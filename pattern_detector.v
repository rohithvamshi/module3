==> flow/design.v <==
module pattern_detector
#(parameter dw=8,
parameter pattern=8'd18)
(input clk,
input [dw-1:0] a,
input [dw-1:0] b,
output reg[(2*dw)-1:0] c,
output reg pattern_detector);
reg [(2*dw)-1:0]result;
reg [dw-1:0] a1,b1;
always@(posedge clk) begin
 a1 <= a;
  b1 <= b;
end
always @(posedge clk)begin
    result <= a1*b1;
    if (pattern == result)
        pattern_detector =1'b1;
    else
        pattern_detector=1'b0;
end
always @(posedge clk)
begin
 c <= a*b;
end
endmodule
From RTL to reports: pattern_detector
The steps from the RTL of pattern_detector to its reports follow in flow order.
Lines are those of the file above, counted from 1.
Operators: Yosys type, input widths -> output width; for muxes data width and select width s.
{ "design": {"design": "pattern_detector", "clock": "clk", "library": "sky130hd", "pvt_corner": "tt_025C_1v80"} }

After elaboration
Yosys after proc, flatten, opt, wreduce and memory -nomap, before mapping. Enables and synchronous resets that opt folds into registers are not counted as muxes. Memory bits, and registers merged into a memory's read port (data or address), are not among the register bits. Print and check cells are not counted. Equal cells are merged and count once.
{ "op_classes": {"multipliers": 2, "equal": 1, "n_mux": 1} }
{ "ops": {"columns": ["cell", "n"], "rows": [
  ["$mul 8x8->16", 2],
  ["$eq 5x16->1 const A", 1],
  ["$mux 1", 1]
]} }
{ "bits": {"reg_bits": 49, "input_bits": 17, "output_inout_bits": 17} }

Longest topological paths
Yosys ltp: most cells in a row. Word level: on the elaborated netlist, between registers, memories and ports. Mapped: between sequential cells and ports; inverters and the memories' decode and read muxes count.
{ "depth": {"word_depth": 2, "ABC_AREA": 0, "ltp_mapped": 16} }

Synthesis result
Source: synth_stat.txt of the flow (Yosys; design flattened, memories mapped). It holds for the ABC_AREA given above (unset counts as 0); a run with the other value may have another netlist.
The area totals of this step are shown rounded.
{ "by_type": {"columns": ["type", "n"], "rows": [
  ["sky130_fd_sc_hd__fa_1", 72],
  ["sky130_fd_sc_hd__dfxtp_1", 49],
  ["sky130_fd_sc_hd__ha_1", 72],
  ["sky130_fd_sc_hd__and2_1", 103],
  ["sky130_fd_sc_hd__inv_1", 104],
  ["sky130_fd_sc_hd__xnor2_1", 16],
  ["sky130_fd_sc_hd__nand2_1", 37],
  ["sky130_fd_sc_hd__a21oi_1", 12],
  ["sky130_fd_sc_hd__nor4_1", 7],
  ["sky130_fd_sc_hd__xor2_1", 5],
  ["sky130_fd_sc_hd__o21ai_1", 7],
  ["sky130_fd_sc_hd__nor2_1", 9],
  ["sky130_fd_sc_hd__nor2b_1", 4],
  ["sky130_fd_sc_hd__nor3_1", 5],
  ["sky130_fd_sc_hd__a21o_1", 3],
  ["sky130_fd_sc_hd__o21ai_0", 4],
  ["sky130_fd_sc_hd__a211o_1", 2],
  ["sky130_fd_sc_hd__a21o_2", 2]
]} }
Not listed: further types 24, cells in them 33.
{ "mapped": {"cells": 546, "synth_area_um2": 5230, "sequential_area_um2": 981, "flip_flops": 49, "buffers": 2} }

Path before layout
OpenSTA on the mapped netlist: ideal clock, no wires. The path of least setup slack (recovery checks aside). Input and output delay are each 20% of the period. Register names are those of the netlist, which keeps one name where synthesis merged equal registers.
{ "synth_path": {"path_kind": "input to register", "from": "input b[2]", "to": "register c[15]", "period_ps": 6590, "input_delay_ps": 1318, "setup_time_ps": 78, "launch_ps": 1318, "t_arrival_ps": 4757, "required_time_ps": 6512, "slack_ps": 1755, "path_delay_ps": 3517, "stages": 13, "period_less_setup_slack_ps": 4835} }
"path_delay_ps" = arrival - input delay + setup time.
"stages": output pins that drive a net of the path, with the launching flip-flop's if there is one; two outputs of one cell count as two.
"period_less_setup_slack_ps" is the clock period less the worst setup slack; recovery checks do not enter. This is arithmetic on one report: input and output delays are still those of the set period (20% each).
The rows between start and end are the longest chain of elaborated cells between them; the timing report does not say that the signal goes this way. Where chains are equally long, one stands for them.
Each line given opens the expression or statement behind the cell; cells for indexed reads and writes are added by Yosys, which also makes memories of some case tables.
{ "synth_between": {"path_cell_list": "sky130_fd_sc_hd__and2_1 sky130_fd_sc_hd__fa_1 sky130_fd_sc_hd__fa_1 sky130_fd_sc_hd__inv_1 sky130_fd_sc_hd__fa_1 sky130_fd_sc_hd__fa_1 sky130_fd_sc_hd__inv_1 sky130_fd_sc_hd__ha_1 sky130_fd_sc_hd__a211o_1 sky130_fd_sc_hd__o21ai_1 sky130_fd_sc_hd__a31oi_1 sky130_fd_sc_hd__and4_1 sky130_fd_sc_hd__nor3_1", "elab_chain_len": 1, "cone_cells": 1, "cone_lines": 1, "classes_between": "mul: 1"} }
{ "synth_rtl": {"columns": ["element", "line", "rtl"], "rows": [
  ["from (decl)", 6, "input [dw-1:0] b,"],
  ["$mul 8x8->16", 24, "c <= a*b;"],
  ["to (assign)", 24, null],
  ["to (decl)", 7, "output reg[(2*dw)-1:0] c,"]
]} }

Timing after layout
From the final timing report of entry A: the path of least setup slack in the routed layout; clock arrival at registers is part of the times.
The report prints the path's times to 10 ps; the period is as set.
{ "layout_path": {"path_kind": "input to register", "from": "input a[5]", "to": "register c[15]", "period_ps": 6640, "input_delay_ps": 1330, "setup_time_ps": 70, "launch_ps": 1330, "t_arrival_ps": 5780, "required_time_ps": 6870, "slack_ps": 1090, "stages": 15} }
The rows between start and end are the longest chain of elaborated cells between them; the timing report does not say that the signal goes this way. Where chains are equally long, one stands for them.
{ "layout_between": {"path_cell_list": "sky130_fd_sc_hd__clkdlybuf4s50_1 sky130_fd_sc_hd__nand2_1 sky130_fd_sc_hd__fa_1 sky130_fd_sc_hd__fa_1 sky130_fd_sc_hd__inv_1 sky130_fd_sc_hd__fa_1 sky130_fd_sc_hd__inv_1 sky130_fd_sc_hd__fa_1 sky130_fd_sc_hd__inv_1 sky130_fd_sc_hd__ha_1 sky130_fd_sc_hd__a211o_1 sky130_fd_sc_hd__o21ai_1 sky130_fd_sc_hd__a31oi_1 sky130_fd_sc_hd__and4_1 sky130_fd_sc_hd__nor3_1", "elab_chain_len": 1, "cone_cells": 1, "cone_lines": 1, "classes_between": "mul: 1"} }
{ "layout_rtl": {"columns": ["element", "line", "rtl"], "rows": [
  ["from (decl)", 5, "input [dw-1:0] a,"],
  ["$mul 8x8->16", 24, "c <= a*b;"],
  ["to (assign)", 24, null],
  ["to (decl)", 7, "output reg[(2*dw)-1:0] c,"]
]} }

Data sheet: physical implementation of pattern_detector

pattern_detector through Yosys and OpenROAD on sky130hd: 2 stored runs, unordered, with their settings and measured results. The constraints put input and output delay at 20% of the set period each and load the outputs with 0.01 pF.
"achieved period" = clock period - worst setup slack. The figure is calculated, with input and output delays left at 20% of the set period.
"worst path time" means the part of the period allowed to the worst setup path (the constraints hold back 20% at inputs and 20% at outputs) less its slack; where the path has registers, the arrival times of their clocks count too.
"power consumption" rests on the timing tool's default activity at the inputs, not on a simulated workload.
"worst path time" is known to 10 ps.
Measured values are rounded.

==> entry A: settings <==
{ "period_ns": 6.64, "CORE_UTILIZATION": 52, "PLACE_DENSITY_LB_ADDON": 0.04, "HOLD_SLACK_MARGIN": 0.18, "CORE_ASPECT_RATIO": 1.06, "CORE_MARGIN": 2, "CELL_PAD_IN_SITES_DETAIL_PLACEMENT": 0, "GPL_ROUTABILITY_DRIVEN": 0, "CTS_CLUSTER_SIZE": 10, "CTS_CLUSTER_DIAMETER": 289, "MAX_ROUTING_LAYER": "met5", "CAP_MARGIN": 20, "SLEW_MARGIN": 20 }
==> entry A: results <==
post-route setup TNS: 0 ps
power consumption: 1.65 mW
worst slack on setup checks: 1090 ps
synthesis area: 5230 µm²
worst hold slack in the final report: 528 ps
die area: 10900 µm²
worst path time: 4230 ps
worst setup path type: input to register
utilization: 0.594
standard-cell area after routing: 5810 µm²
achieved period: 5554 ps

==> entry B: settings <==
{ "period_ns": 4.76, "CORE_UTILIZATION": 17, "PLACE_DENSITY_LB_ADDON": 0.14, "CORE_ASPECT_RATIO": 1.9, "CORE_MARGIN": 3, "CELL_PAD_IN_SITES_DETAIL_PLACEMENT": 1, "ABC_AREA": 0, "CTS_CLUSTER_SIZE": 81, "CTS_CLUSTER_DIAMETER": 29, "CAP_MARGIN": 30, "MAX_ROUTING_LAYER": "met4", "SLEW_MARGIN": 20 }
==> entry B: results <==
achieved period: 4636 ps
worst hold slack in the final report: 525 ps
worst slack on setup checks: 124 ps
synthesis area: 5230 µm²
standard-cell area after routing: 6750 µm²
utilization: 0.225
post-route setup TNS: 0 ps
power consumption: 2.91 mW
worst path time: 3680 ps
worst setup path type: input to register
die area: 33000 µm²
