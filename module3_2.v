==> flow/design.v <==
module module3_2 #(
    parameter Data_width = 8,   
    parameter Depth = 10      
)(
    input clk,
    input rst,
    input [Data_width-1:0] s_data,
    input s_valid,
    input s_last,
    output reg s_ready,
    input [Data_width-1:0] k,   
    input [Data_width-1:0] len, 
    output reg [Data_width-1:0] m_data,
    output reg m_valid,
    output reg m_last,
    input m_ready,
    output full,
    output empty
);
    integer i;
    reg [Data_width-1:0] data [Depth-1:0];   
    reg valid [Depth-1:0];                   
    reg last [Depth-1:0];                    
    reg [Data_width-1:0] wr_ptr1;                
    reg [Data_width-1:0] rd_ptr;                 
    reg [Data_width-1:0] wr_ptr2;                
    initial 
    begin
        for(i = 0; i < Depth; i = i + 1) 
        begin
            data[i] = 0;
            valid[i] = 0;
            last[i] = 0;
        end
    end
    always @(posedge clk)
    begin
        if (rst)
            s_ready <= 0;
        else
            s_ready <= 1;
    end
    assign full = (wr_ptr1 == Depth) ? 1 : 0;
    assign empty = (wr_ptr2 == 0) ? 1 : 0;
    always @(posedge clk) begin
        if (rst) begin
            wr_ptr1 <= 0;
            wr_ptr2 <= 0;
        end 
        else if (s_valid && s_ready) 
        begin
            data[wr_ptr1] <= s_data;
            valid[wr_ptr1] <= 1;
            last[wr_ptr1] <= s_last;
            if (wr_ptr1 == len - 1) 
            begin
                wr_ptr1 <= 0;
                wr_ptr2 <= len - k;
            end 
            else 
            begin
                wr_ptr1 <= wr_ptr1 + 1;
            end
            if (wr_ptr2 != 0) 
            begin
                data[wr_ptr2] <= data[wr_ptr2] + s_data;
                valid[wr_ptr2] <= (s_data == 0) ? 1'b0 : 1'b1;
             if (wr_ptr2 == len-1) 
                begin
                    wr_ptr2 <= 0;
                end 
                else 
                begin
                    wr_ptr2 <= wr_ptr2 + 1;
                end
            end
        end
    end
    always @(posedge clk) 
    begin
        if (rst) 
        begin
            rd_ptr <=0;
            m_valid <= 0;
            m_last <= 0;
            m_data <= 0;
        end 
        else if (m_ready) 
        begin
            if (rd_ptr >= 0 && rd_ptr < len)
            begin
                m_valid <= valid[rd_ptr];
                m_last <= last[rd_ptr];
                m_data <= data[rd_ptr];
            end 
            else 
            begin
                m_valid <= 0;
                m_last <= 0;
                m_data <= 0;
            end
            if (rd_ptr == len - 1) 
            begin
                rd_ptr <= 0;
            end 
            else 
            begin
                rd_ptr <= rd_ptr + 1;
            end
        end
        else 
        begin
            m_valid <= 0;
            m_last <= 0;
            m_data <= 0;
        end
    end
endmodule
Step by step through the tools: module3_2 --
Tool output for the design above, in the order of the flow. Line numbers count from 1 in the design file above. Operators: Yosys type, input widths -> output width; for muxes data width and select width s. Cell names lack the library's common part. The mark n/a stands for no value.
Inputs: top module module3_2, clock input clk, standard-cell library sky130hd, timing corner tt_025C_1v80

After elaboration --
Yosys after proc, flatten, opt, wreduce and memory -nomap, before mapping. Print and check cells are not counted. Equal cells are merged and count once. Yosys's memory passes give these memory sizes; they may raise the number of words (mostly to a power of two), join words into wider ones and drop unused or constant bits.
Bit counts: bits in latches 0, clocked read ports x word width 18, memory bits (read-only) 0, memory bits (writable) 100, output and inout bits 13, flip-flop bits (word level) 25, memories 3
Cells by class: shift operators 0, reductions and logical operators 8, magnitude comparators 2, div/mod/pow operators 0, equal/unequal tests 4, $add $sub $neg 6, bitwise logic cells 2, mux-type cells 31, multiply operators 0
Memory list:
- data | words 10, width 8, read ports 2, write ports 2, line 21 | reg [Data_width-1:0] data [Depth-1:0];
- last | words 10, width 1, read ports 1, write ports 1, line 23 | reg last [Depth-1:0];
- valid | words 10, width 1, read ports 1, write ports 2, line 22 | reg valid [Depth-1:0];
Operators with widths (count):
- $eq 8x32->1 | 3
- $mux 8 | 10
- $mux 4 | 7
- $add 8x1->8 const B | 3
- $logic_not 8->1 | 2
- $mux 1 | 14
- $sub 8x1->9 const B | 1
- $ge 8x1->1 const B | 1
- $eq 8x4->1 const B | 1
- $add 8x8->8 | 1
- $sub 8x8->8 | 1
- $lt 8x8->1 | 1
- $reduce_bool 8->1 | 1
- $reduce_or 3->1 | 1
- $logic_and 1x1->1 | 2
- $not 1->1 | 2
- $reduce_and 2->1 | 1
- $reduce_bool 2->1 | 1

Logic depth --
Depth = most cells in a row (Yosys ltp): at word level without a register or memory, in the mapped netlist without a sequential cell, where the memories' decode and read muxes count.
Depth: depth in word-level cells 6, ABC_AREA 0, depth in mapped cells 16

Netlist --
The flow's flattened synthesis, as Yosys stat reports it; memories are mapped. The netlist is that of the ABC_AREA named above (0 if unset); the other value can give another one.
Cell types:
- edfxtp_1 | count 90, area in all 2.7E+03 sq um
- dfxtp_1 | count 49, area in all 980.941 sq um
- mux4_2 | count 36, area in all 810.778 sq um
- nand2_1 | count 132, area in all 495.475 sq um
- o21ai_0 | count 91, area in all 455.437 sq um
- ha_1 | count 32, area in all 400.384 sq um
- mux2_2 | count 21, area in all 236.477 sq um
- xor2_1 | count 24, area in all 210.202 sq um
- mux2i_1 | count 19, area in all 190.182 sq um
- xnor2_1 | count 21, area in all 183.926 sq um
- nor2_1 | count 48, area in all 180.173 sq um
- clkbuf_1 | count 47, area in all 176.419 sq um
- a21oi_1 | count 32, area in all 160.154 sq um
- inv_1 | count 37, area in all 138.883 sq um
- nor2b_1 | count 16, area in all 100.096 sq um
- a211oi_1 | count 11, area in all 82.579 sq um
- nor3_1 | count 16, area in all 80.077 sq um
- xnor3_1 | count 3, area in all 67.565 sq um
Not listed: further types 43, cells in them 117.
Mapped netlist: flip-flop cells 139, standard cells after synthesis 842, buffer cells 58, chip area (Yosys) 8508.2 sq um

Worst setup path after synthesis --
Path of least setup slack by OpenSTA after synthesis, without wires, with an ideal clock, recovery checks aside; 20% of the period is set as input and as output delay. Where synthesis merged equal registers, the netlist keeps one of their names.
Timing after synthesis: kind register to register, start point reg (name not given), end point mem data[0][7], path delay 3.733 ns, stages on the path 16, arrival time 3.459 ns, period 4.17 ns, data required time 3.896 ns, library setup time 0.274 ns, slack 0.438 ns, synthesis period reached 3.732 ns
"path delay" is the arrival time less input delay plus setup time. "stages on the path" counts driving pins, that of a launching flip-flop among them; a cell with two outputs on the path counts twice. "synthesis period reached" is the clock period less the worst setup slack; recovery checks do not enter. This is arithmetic on one report: input and output delays are still those of the set period (20% each).
Between the ends, after synthesis: path through dfxtp_1 > clkbuf_1 > buf_2 > buf_1 > mux2i_1 > nand2_1 > o21ai_0 > inv_1 > ha_1 > a21o_1 > a21oi_1 > nor2b_1 > o21a_1 > o41ai_1 > xnor2_1 > o21ai_0
RTL lines, path after synthesis:
- end, declared | line 21 | reg [Data_width-1:0] data [Depth-1:0];
Chain of elaborated cells between the ends: none given.

Timing after layout --
From the final timing report of run A: the path of least setup slack in the routed layout; clock arrival at registers is part of the times.
Timing post-layout: kind register to register, start point reg (name not given), end point mem data[7][6], data required time 4.83 ns, period 4.66 ns, slack 0.27 ns, stages on the path 16, arrival time 4.56 ns, library setup time 0.27 ns
Between the ends, post-layout: path through dfxtp_1 > clkbuf_1 > clkbuf_2 > mux4_2 > a211oi_1 > a21oi_1 > ha_1 > inv_1 > fa_1 > nor2b_1 > o21ai_0 > nand2b_1 > a21o_1 > a21oi_1 > xor2_4 > o21ai_0
RTL lines, path post-layout:
- end, declared | line 21 | reg [Data_width-1:0] data [Depth-1:0];
Chain of elaborated cells between the ends: none given.

Subject: flow runs of module3_2

Hi,

Flow measurements of module3_2 on sky130hd: 2 stored runs with different settings, listed in no order. Input and output delays are each 20% of the period that was set; the output load is 0.01 pF.
"clock period achieved" = clock period - worst setup slack. The figure is calculated, with input and output delays left at 20% of the set period.
"critical setup path time": the worst setup path's part of the clock period (all of it between registers, 20% less for each end at a port) less its slack. A launch clock that arrives late makes it longer, a capture clock that arrives late makes it shorter.
"total power of the final layout": no workload was simulated; the value follows from the tool's default switching activity.

[run A] flow files
==> flow/run.sh <==
#!/bin/bash
# the make line also repeats the synthesis and layout settings of config.mk as NAME=value (left out here)
make -C /OpenROAD-flow-scripts/flow DESIGN_CONFIG=/design/flow/config.mk WORK_HOME=/design/flow/orfs CLKGATE_MAP_FILE= finish
==> flow/config.mk <==
export PLATFORM = sky130hd
export DESIGN_NAME = module3_2
export DESIGN_NICKNAME = module3_2
export VERILOG_FILES = /design/flow/design.v
export SDC_FILE = /design/flow/constraint.sdc
export NUM_CORES = 4
export LEC_CHECK = 0
export ABC_AREA = 0
export CAP_MARGIN = 20
export CELL_PAD_IN_SITES_DETAIL_PLACEMENT = 1
export CORE_ASPECT_RATIO = 0.77
export CORE_MARGIN = 7
export CORE_UTILIZATION = 52
export GPL_TIMING_DRIVEN = 0
export MAX_ROUTING_LAYER = met4
export PLACE_DENSITY_LB_ADDON = 0.11
export SLEW_MARGIN = 40
export TNS_END_PERCENT = 75
==> flow/constraint.sdc <==
create_clock -name core_clock -period 4.66 [get_ports {clk}]
set_input_delay 0.9320 -clock core_clock [delete_from_list [all_inputs] [get_ports {clk}]]
set_output_delay 0.9320 -clock core_clock [all_outputs]
set_load 0.01 [all_outputs]

[run A] result: smallest setup slack 0.269 ns; die area 20,170.2 sq um; total power of the final layout 3,949 uW; critical setup path time 4.39 ns; critical path type register to register; final setup TNS 0.000 ns; worst-case hold slack 0.522 ns; standard-cell area after routing 9,806.9 sq um; netlist area reported by Yosys 8,508.2 sq um; clock period achieved 4.391 ns; utilization of the finished layout 62.0%

[run B] flow files
==> flow/run.sh <==
#!/bin/bash
# the make line also repeats the synthesis and layout settings of config.mk as NAME=value (left out here)
make -C /OpenROAD-flow-scripts/flow DESIGN_CONFIG=/design/flow/config.mk WORK_HOME=/design/flow/orfs CLKGATE_MAP_FILE= finish
==> flow/config.mk <==
export PLATFORM = sky130hd
export DESIGN_NAME = module3_2
export DESIGN_NICKNAME = module3_2
export VERILOG_FILES = /design/flow/design.v
export SDC_FILE = /design/flow/constraint.sdc
export NUM_CORES = 4
export LEC_CHECK = 0
export CAP_MARGIN = 20
export CORE_ASPECT_RATIO = 1.72
export CORE_MARGIN = 2
export CORE_UTILIZATION = 49
export GPL_TIMING_DRIVEN = 0
export HOLD_SLACK_MARGIN = 0.25
export PLACE_DENSITY_LB_ADDON = 0.18
export SETUP_SLACK_MARGIN = 0.45
export SLEW_MARGIN = 20
==> flow/constraint.sdc <==
create_clock -name core_clock -period 4.43 [get_ports {clk}]
set_input_delay 0.8860 -clock core_clock [delete_from_list [all_inputs] [get_ports {clk}]]
set_output_delay 0.8860 -clock core_clock [all_outputs]
set_load 0.01 [all_outputs]

[run B] result: clock period achieved 3.811 ns; final setup TNS 0.000 ns; total power of the final layout 4,144 uW; standard-cell area after routing 9,898.2 sq um; utilization of the finished layout 57.9%; smallest setup slack 0.619 ns; critical setup path time 2.93 ns; critical path type input to register; netlist area reported by Yosys 8,508.2 sq um; die area 18,472.7 sq um; worst-case hold slack 0.511 ns

Regards
